==> flow/design.v <==
module StateBox(reset, scoreA, scoreB, problem, check1, check2, ready, greset ,clk);
	input check1, check2, ready, greset, clk;
	output [2:0] scoreA, scoreB, problem;
	output reset;
	reg reset;
	reg [2:0]scoreA, scoreB;
	reg [2:0]problem;
	reg visit;
	always @(posedge clk) begin
		if(greset) begin
			scoreA <= 3'b000;
			scoreB <= 3'b000;
			problem <= 3'b000;
			visit <= 1'b0;
		end else if(ready && ~visit) begin
			if(check1 == 1'b1) begin
				scoreA <= scoreA + 1;
			end
			if(check2 == 1'b1) begin
				scoreB <= scoreB + 1;
			end
			problem <= problem + 1;
			reset <= 1'b1;
			visit <= 1'b1;
		end else begin
			reset <= 1'b0;
			visit <= 1'b0;
		end
	end
endmodule
Tool chain data of StateBox

What the tools print for StateBox, step after step.
Lines are those of the file above, counted from 1.
Operators carry their Yosys type and port widths (W data, S select, Z words).
Cell names lack the library's common part.
A cell with - has no value.

Top: StateBox
Clock: clk
Cell library: sky130hd
Library corner: tt_025C_1v80

Word level

Yosys after proc, flatten, opt, wreduce and memory -nomap, before mapping. Enables and synchronous resets that opt folds into registers are not counted as muxes. Memory bits, and registers merged into a memory's read port (data or address), are not among the register bits. Print and check cells are not counted. Equal cells are merged and count once.

Bitwise logic cells: 1
$add $sub $neg: 3
Mux-type cells: 1
Reductions and logical operators: 3

Operators with widths:

| operator              | count |
| $add A3 B1 Y3 const B | 3 |
| $reduce_and A2 Y1     | 2 |
| $logic_and A1 B1 Y1   | 1 |
| $not A1 Y1            | 1 |
| $mux W1               | 1 |

Input port bits: 5
Register bits after elaboration: 11
Elaborated cells: 13
Output and inout port bits: 10

Longest topological paths

Longest topological path by Yosys (ltp), each cell counted once; first at word level (registers and memories cut), then after technology mapping (sequential cells cut; the memories' decode and read muxes count).

Depth in word-level cells: 3
ABC_AREA: 0
Mapped depth: 4
Mapped depth without buffers: 4

After synthesis

Yosys stat after the flow's synthesis: flattened, memories mapped to cells. It holds for the ABC_AREA given above (unset counts as 0); a run with the other value may have another netlist.

Cells by type:

| cell type | count | total area (um^2) |
| dfxtp_1   | 10    | 200.192 |
| xor2_1    | 5     | 43.792 |
| ha_1      | 3     | 37.536 |
| edfxtp_1  | 1     | 30.029 |
| nor2_1    | 7     | 26.275 |
| nand3b_1  | 3     | 22.522 |
| nand4b_1  | 2     | 17.517 |
| a21oi_1   | 2     | 10.01 |
| mux2i_1   | 1     | 10.01 |
| nand3_1   | 2     | 10.01 |
| xnor2_1   | 1     | 8.758 |
| and2_2    | 1     | 7.507 |
| buf_4     | 1     | 7.507 |
| nand2_1   | 2     | 7.507 |
| nor2b_1   | 1     | 6.256 |
| buf_2     | 1     | 5.005 |
| inv_1     | 1     | 3.754 |

Buffer cells: 2
Flip-flops: 11
Mapped cells: 44
Sequential part of the area: 230.2 um^2
Cell area after synthesis: 454.2 um^2

Worst setup path after synthesis

Path of least setup slack by OpenSTA after synthesis, without wires, with an ideal clock, recovery checks aside; 20% of the period is set as input and as output delay. Where synthesis merged equal registers, the netlist keeps one of their names.

Path kind: flip-flop to flip-flop
Start: register (no name shown)
End: register (no name shown)
Driving pins on the path: 5
Delay of the path: 0.943 ns
Launch time at the first pin: 0.000 ns
Data required time: 1.273 ns
Setup slack: 0.447 ns
Arrival: 0.826 ns
Clock period: 1.39 ns
Path buffers: 0
Library setup time: 0.117 ns
Synthesis period reached: 0.943 ns

"delay of the path" = arrival - input delay + setup time.
"driving pins on the path": output pins that drive a net of the path, with the launching flip-flop's if there is one; two outputs of one cell count as two.
"synthesis period reached" = period - worst setup slack (recovery checks aside). The figure is calculated, with input and output delays left at 20% of the set period.
Between the ends stands the longest chain of elaborated cells between them, by number of cells; it is not shown to be the way that was timed. Of several equally long chains one is given.
Each line given opens the expression or statement behind the cell; cells for indexed reads and writes are added by Yosys, which also makes memories of some case tables.

Cells stage by stage: dfxtp_1 > ha_1 > nand4b_1 > xor2_1 > nor2_1
Cells in the longest elaborated chain: 1
Elaborated cells on any way between the ends: 1
Source lines of those cells: 1
Those cells by class: 1 x add/sub

Ends and longest elaborated chain, post-synthesis:

| what            | RTL line |
| start, declared | 3 |
| start, assigned | 11 |
| start, assigned | 17 |
| $add A3 B1 Y3   | 17 |
| end, assigned   | 11 |
| end, assigned   | 17 |
| end, declared   | 3 |

Worst path after layout

Path of least setup slack in the final report of flow run A (OpenROAD, finished layout, wires in). Where an end is a register, its clock arrival counts in the times.

Path kind: flip-flop to output port
Start: register (no name shown)
End: output port (no name shown)
Data required time: 0.58 ns
Driving pins on the path: 3
Setup slack: -0.26 ns
Arrival: 0.84 ns
Launch time at the first pin: 0.27 ns
Output delay: 0.14 ns
Clock period: 0.725 ns
Path buffers: 2

Cells stage by stage: dfxtp_2 > buf_6 > buf_6
Cells in the longest elaborated chain: 0
Elaborated cells on any way between the ends: 0
Source lines of those cells: 0

Ends and longest elaborated chain, post-layout:

| what            | RTL line |
| start, declared | 3 |
| start, assigned | 12 |
| start, assigned | 20 |
| end, declared   | 3 |

Add stored flow runs of StateBox

2 stored runs of StateBox in the flow (synthesis by Yosys, layout by OpenROAD, sky130hd cells), in arbitrary order. Constraints: input delay and output delay 20% of the set period each, output load 0.01 pF.
"time used up by the worst setup path" is the time allowed to the run's worst setup path (the clock period less input and output delay, where it has them) less its slack. Clock arrival times count: a late capture clock shortens it, a late launch clock lengthens it.
"total power of the final layout" is the tool's figure for a default switching activity; nothing was simulated.
Settings: . = not set for that run.

| setting or result                         | flow run A               | flow run B               |
| period_ns                                 | 0.725                    | 1.5                      |
| CORE_UTILIZATION                          | 20                       | 40                       |
| SETUP_SLACK_MARGIN                        | 0.16                     | .                        |
| PLACE_DENSITY_LB_ADDON                    | 0.15                     | .                        |
| CORE_MARGIN                               | 6                        | 2                        |
| TNS_END_PERCENT                           | 30                       | .                        |
| GPL_ROUTABILITY_DRIVEN                    | 1                        | .                        |
| MIN_ROUTING_LAYER                         | met2                     | .                        |
| MAX_ROUTING_LAYER                         | met4                     | .                        |
| CAP_MARGIN                                | 20                       | 20                       |
| SLEW_MARGIN                               | 20                       | 20                       |
| netlist area reported by Yosys (um^2)     | 454.2                    | 454.2                    |
| die area (um^2)                           | 3558.7                   | 1420.9                   |
| standard-cell area after layout (um^2)    | 852.1                    | 653.1                    |
| utilization after routing                 | 0.417                    | 0.604                    |
| lowest setup slack (ns)                   | -0.262                   | 0.047                    |
| total negative slack (ns)                 | -3.471                   | 0.000                    |
| worst hold slack (ns)                     | 0.339                    | 0.488                    |
| total power of the final layout (mW)      | 1.422                    | 0.6166                   |
| time used up by the worst setup path (ns) | 0.84                     | 1.15                     |
| critical path type                        | flip-flop to output port | flip-flop to output port |
